==> flow/design.v <==
module nibble_mem (
    input  wire        clk,
    input  wire        rst_n,    
    input  wire [3:0]  din,
    input  wire        store,
    input  wire        next,
    input  wire        prev,
    output reg  [3:0]  dout,
    output reg  [5:0]  addr     
);
    reg [3:0] mem [0:63];
    reg store_ff1, store_ff2;
    reg next_ff1,  next_ff2;
    reg prev_ff1,  prev_ff2;
    always @(posedge clk or negedge rst_n) begin
        if (!rst_n) begin
            store_ff1 <= 1'b0; store_ff2 <= 1'b0;
            next_ff1  <= 1'b0; next_ff2  <= 1'b0;
            prev_ff1  <= 1'b0; prev_ff2  <= 1'b0;
        end else begin
            store_ff1 <= store; store_ff2 <= store_ff1;
            next_ff1  <= next;  next_ff2  <= next_ff1;
            prev_ff1  <= prev;  prev_ff2  <= prev_ff1;
        end
    end
    reg store_d, next_d, prev_d;
    wire store_pulse = store_ff2 & ~store_d;
    wire next_pulse  = next_ff2  & ~next_d;
    wire prev_pulse  = prev_ff2  & ~prev_d;
    always @(posedge clk or negedge rst_n) begin
        if (!rst_n) begin
            store_d <= 1'b0;
            next_d  <= 1'b0;
            prev_d  <= 1'b0;
        end else begin
            store_d <= store_ff2;
            next_d  <= next_ff2;
            prev_d  <= prev_ff2;
        end
    end
    integer i;
    wire [5:0] addr_inc = addr + 6'd1;
    wire [5:0] addr_dec = addr - 6'd1;
    wire [5:0] addr_after =
        store_pulse ? addr_inc :
        next_pulse  ? addr_inc :
        prev_pulse  ? addr_dec :
                      addr;
    always @(posedge clk or negedge rst_n) begin
        if (!rst_n) begin
            addr <= 6'd0;
            dout <= 4'd0;
            for (i = 0; i < 64; i = i + 1)
                mem[i] <= 4'd0;
        end else begin
            if (store_pulse) begin
                mem[addr] <= din;
            end
            addr <= addr_after;
            dout <= mem[addr_after];
        end
    end
endmodule
== From RTL to reports: nibble_mem ==
The steps from the RTL of nibble_mem to its reports follow in flow order.
Line numbers count from 1 in the design file above.
Operators: Yosys type, input widths -> output width; for muxes data width and select width s.
Cell names lack the library's common part.
A cell with - has no value.

* Top: nibble_mem
* Clock input: clk
* Library: sky130hd
* Library corner: tt_025C_1v80

== Word-level counts ==
Source: Yosys, flattened and elaborated. Widths are those after wreduce. Registers that Yosys merges into a memory's read port (data or address) are not register bits. Print and check cells do not count. Equal cells are merged and count once.

* $add $sub $neg: 2
* Equal/unequal tests: 126
* Mux-type cells: 4
* Bitwise gates (word level): 6
* Reductions and logical operators: 66

{| class="wikitable"
|+ Operators by type and width
! cell !! count
|-
| $eq 6x6->1 const B || 64
|-
| $pmux 4 s64 || 1
|-
| $eq 6x5->1 const B || 32
|-
| $reduce_and 2->1 || 64
|-
| $eq 6x4->1 const B || 16
|-
| $eq 6x3->1 const B || 8
|-
| $eq 6x2->1 const B || 4
|-
| $mux 6 || 3
|-
| $eq 6x1->1 const B || 2
|-
| $logic_not 6->1 || 2
|-
| $add 6x1->6 const B || 1
|-
| $sub 6x1->6 const B || 1
|-
| $and 1x1->1 || 3
|-
| $not 1->1 || 3
|}

* Register bits: 275
* Input port bits: 9

== Longest topological paths ==
Depth = most cells in a row (Yosys ltp): at word level without a register or memory, in the mapped netlist without a sequential cell, where the memories' decode and read muxes count.

* Word-level depth: 7
* ABC_AREA: 0
* Mapped depth: 16

== Netlist ==
Yosys stat after the flow's synthesis: flattened, memories mapped to cells. It holds for the ABC_AREA given above (unset counts as 0); a run with the other value may have another netlist.

* Cells in the netlist: 1119
* Chip area (Yosys): 13291.5 µm²
* Mapped flip-flops: 275

{| class="wikitable"
|+ Cells by type
! cell !! count
|-
| dfrtp_1 || 275
|-
| mux2_2 || 260
|-
| nand3_1 || 54
|-
| nor2_1 || 72
|-
| a22oi_1 || 32
|-
| nand2_1 || 60
|-
| clkbuf_1 || 50
|-
| a22o_1 || 20
|-
| a221oi_1 || 19
|-
| nor3_1 || 29
|-
| a21oi_1 || 27
|-
| and3_1 || 18
|-
| o21ai_0 || 18
|-
| buf_2 || 14
|-
| mux2i_1 || 7
|-
| a31oi_1 || 11
|-
| a211oi_1 || 9
|-
| ha_1 || 5
|}

Not listed: further types 61, cells in them 139.

== Timing after synthesis ==
Path of least setup slack by OpenSTA after synthesis, without wires, with an ideal clock, recovery checks aside; 20% of the period is set as input and as output delay. Where synthesis merged equal registers, the netlist keeps one of their names.

* Path kind: register to register
* From: reg addr[0]
* To: reg dout[2]
* Clock period: 5.96 ns
* Launch time at the first pin: 0.000 ns
* Data arrival time: 3.269 ns
* Required time: 5.822 ns
* Path slack: 2.553 ns
* Path delay: 3.407 ns
* Stages: 14
* Synthesis period reached: 3.407 ns

"path delay" = arrival - input delay + setup time.
"stages" counts driving pins, that of a launching flip-flop among them; a cell with two outputs on the path counts twice.
"synthesis period reached" is the clock period less the worst setup slack; recovery checks do not enter. This is arithmetic on one report: input and output delays are still those of the set period (20% each).
The rows between start and end are the longest chain of elaborated cells between them; the timing report does not say that the signal goes this way. Where chains are equally long, one stands for them.
A line is the first line of the expression or statement that the cell stems from. Yosys adds cells for indexed reads and writes and turns some case tables into memories.

* Cell sequence: dfrtp_1 -> buf_2 -> inv_1 -> ha_1 -> nor2b_1 -> and4_1 -> a221o_1 -> nand3_1 -> nor2_1 -> and3_1 -> a211o_1 -> or4_1 -> nor4_1 -> nand4_1
* Cells in the longest elaborated chain: 6
* Elaborated cells on any way between the ends: 70
* Source lines of those cells: 6
* Those cells by class: 2 x add/sub; 63 x eq/ne; 4 x mux; 1 x reduce/logical

{| class="wikitable"
|+ Ends and longest elaborated chain, post-synthesis
! item !! RTL line !! RTL
|-
| from (decl) || 9 || <nowiki>output reg  [5:0]  addr</nowiki>
|-
| from (assign) || 51 || <nowiki>addr <= 6'd0;</nowiki>
|-
| from (assign) || 59 || <nowiki>addr <= addr_after;</nowiki>
|-
| $sub 6x1->6 || 43 || <nowiki>wire [5:0] addr_dec = addr - 6'd1;</nowiki>
|-
| $mux 6 || 47 || <nowiki>prev_pulse  ? addr_dec :</nowiki>
|-
| $mux 6 || 46 || <nowiki>next_pulse  ? addr_inc :</nowiki>
|-
| $mux 6 || 45 || <nowiki>store_pulse ? addr_inc :</nowiki>
|-
| $eq 6x6->1 || 60 || <nowiki>dout <= mem[addr_after];</nowiki>
|-
| $pmux 4 s64 || 60 ||
|-
| to (assign) || 52 || <nowiki>dout <= 4'd0;</nowiki>
|-
| to (assign) || 60 ||
|-
| to (decl) || 8 || <nowiki>output reg  [3:0]  dout,</nowiki>
|}

== Timing after layout ==
From the final timing report of record 1: the path of least setup slack in the routed layout; clock arrival at registers is part of the times.

* Path kind: register to register
* From: reg addr[0]
* To: reg dout[2]
* Clock period: 5.39 ns
* Launch time at the first pin: 0.57 ns
* Data arrival time: 5.22 ns
* Required time: 5.85 ns
* Path slack: 0.63 ns
* Stages: 14

The rows between start and end are the longest chain of elaborated cells between them; the timing report does not say that the signal goes this way. Where chains are equally long, one stands for them.

* Cell sequence: dfrtp_1 -> ha_2 -> nand3_1 -> a21oi_1 -> a41oi_1 -> xor2_4 -> inv_1 -> buf_6 -> nor2_2 -> a222oi_1 -> nor3_1 -> or4_1 -> nor4_1 -> nand4_1
* Cells in the longest elaborated chain: 6
* Elaborated cells on any way between the ends: 70
* Source lines of those cells: 6
* Those cells by class: 2 x add/sub; 63 x eq/ne; 4 x mux; 1 x reduce/logical

{| class="wikitable"
|+ Ends and longest elaborated chain, post-layout
! item !! RTL line !! RTL
|-
| from (decl) || 9 || <nowiki>output reg  [5:0]  addr</nowiki>
|-
| from (assign) || 51 || <nowiki>addr <= 6'd0;</nowiki>
|-
| from (assign) || 59 || <nowiki>addr <= addr_after;</nowiki>
|-
| $sub 6x1->6 || 43 || <nowiki>wire [5:0] addr_dec = addr - 6'd1;</nowiki>
|-
| $mux 6 || 47 || <nowiki>prev_pulse  ? addr_dec :</nowiki>
|-
| $mux 6 || 46 || <nowiki>next_pulse  ? addr_inc :</nowiki>
|-
| $mux 6 || 45 || <nowiki>store_pulse ? addr_inc :</nowiki>
|-
| $eq 6x6->1 || 60 || <nowiki>dout <= mem[addr_after];</nowiki>
|-
| $pmux 4 s64 || 60 ||
|-
| to (assign) || 52 || <nowiki>dout <= 4'd0;</nowiki>
|-
| to (assign) || 60 ||
|-
| to (decl) || 8 || <nowiki>output reg  [3:0]  dout,</nowiki>
|}

Memo
Re: implementation data of nibble_mem

nibble_mem through Yosys and OpenROAD on sky130hd: 2 stored runs, unordered, with their settings and measured results. The constraints put input and output delay at 20% of the set period each and load the outputs with 0.01 pF.
"achieved clock period": clock period set for the run, less the worst setup slack. It is reckoned from that one timing run; input and output delays stay at 20% of the period that was set.
"worst setup path time" means the part of the period allowed to the worst setup path (the constraints hold back 20% at inputs and 20% at outputs) less its slack; where the path has registers, the arrival times of their clocks count too.
"power": no workload was simulated; the value follows from the tool's default switching activity.

Record 1
==> flow/run.sh <==
#!/bin/bash
# the make line also repeats the synthesis and layout settings of config.mk as NAME=value (left out here)
make -C /OpenROAD-flow-scripts/flow DESIGN_CONFIG=/design/flow/config.mk WORK_HOME=/design/flow/orfs CLKGATE_MAP_FILE= finish
==> flow/config.mk <==
export PLATFORM = sky130hd
export DESIGN_NAME = nibble_mem
export DESIGN_NICKNAME = nibble_mem
export VERILOG_FILES = /design/flow/design.v
export SDC_FILE = /design/flow/constraint.sdc
export NUM_CORES = 4
export LEC_CHECK = 0
export ABC_AREA = 0
export CAP_MARGIN = 20
export CELL_PAD_IN_SITES_DETAIL_PLACEMENT = 2
export CORE_ASPECT_RATIO = 1.79
export CORE_MARGIN = 4
export CORE_UTILIZATION = 15
export HOLD_SLACK_MARGIN = 0.17
export MAX_ROUTING_LAYER = met4
export PLACE_DENSITY_LB_ADDON = 0.2
export SETUP_SLACK_MARGIN = 0.45
export SLEW_MARGIN = 20
==> flow/constraint.sdc <==
create_clock -name core_clock -period 5.39 [get_ports {clk}]
set_input_delay 1.0780 -clock core_clock [delete_from_list [all_inputs] [get_ports {clk}]]
set_output_delay 1.0780 -clock core_clock [all_outputs]
set_load 0.01 [all_outputs]

==> results of record 1 <==
chip area after synthesis (Yosys): 13291.5 µm²
die area: 93638.9 µm²
standard-cell area of the final layout: 16017.9 µm²
worst setup slack after layout: 0.631 ns
total negative slack: 0.000 ns
worst hold slack: 0.363 ns
power: 9072 µW
achieved clock period: 4.759 ns
worst setup path time: 4.76 ns
worst setup path kind: register to register

Record 2
==> flow/run.sh <==
#!/bin/bash
# the make line also repeats the synthesis and layout settings of config.mk as NAME=value (left out here)
make -C /OpenROAD-flow-scripts/flow DESIGN_CONFIG=/design/flow/config.mk WORK_HOME=/design/flow/orfs CLKGATE_MAP_FILE= finish
==> flow/config.mk <==
export PLATFORM = sky130hd
export DESIGN_NAME = nibble_mem
export DESIGN_NICKNAME = nibble_mem
export VERILOG_FILES = /design/flow/design.v
export SDC_FILE = /design/flow/constraint.sdc
export NUM_CORES = 4
export LEC_CHECK = 0
export CAP_MARGIN = 40
export CORE_ASPECT_RATIO = 1.31
export CORE_MARGIN = 3
export CORE_UTILIZATION = 35
export CTS_CLUSTER_DIAMETER = 290
export PLACE_DENSITY_LB_ADDON = 0.03
export SETUP_SLACK_MARGIN = 0.58
export SLEW_MARGIN = 20
==> flow/constraint.sdc <==
create_clock -name core_clock -period 2.43 [get_ports {clk}]
set_input_delay 0.4860 -clock core_clock [delete_from_list [all_inputs] [get_ports {clk}]]
set_output_delay 0.4860 -clock core_clock [all_outputs]
set_load 0.01 [all_outputs]

==> results of record 2 <==
chip area after synthesis (Yosys): 13291.5 µm²
die area: 40370.6 µm²
standard-cell area of the final layout: 19417.4 µm²
worst setup slack after layout: -0.970 ns
total negative slack: -3.675 ns
worst hold slack: 0.346 ns
power: 25310 µW
achieved clock period: 3.400 ns
worst setup path time: 3.40 ns
worst setup path kind: register to register
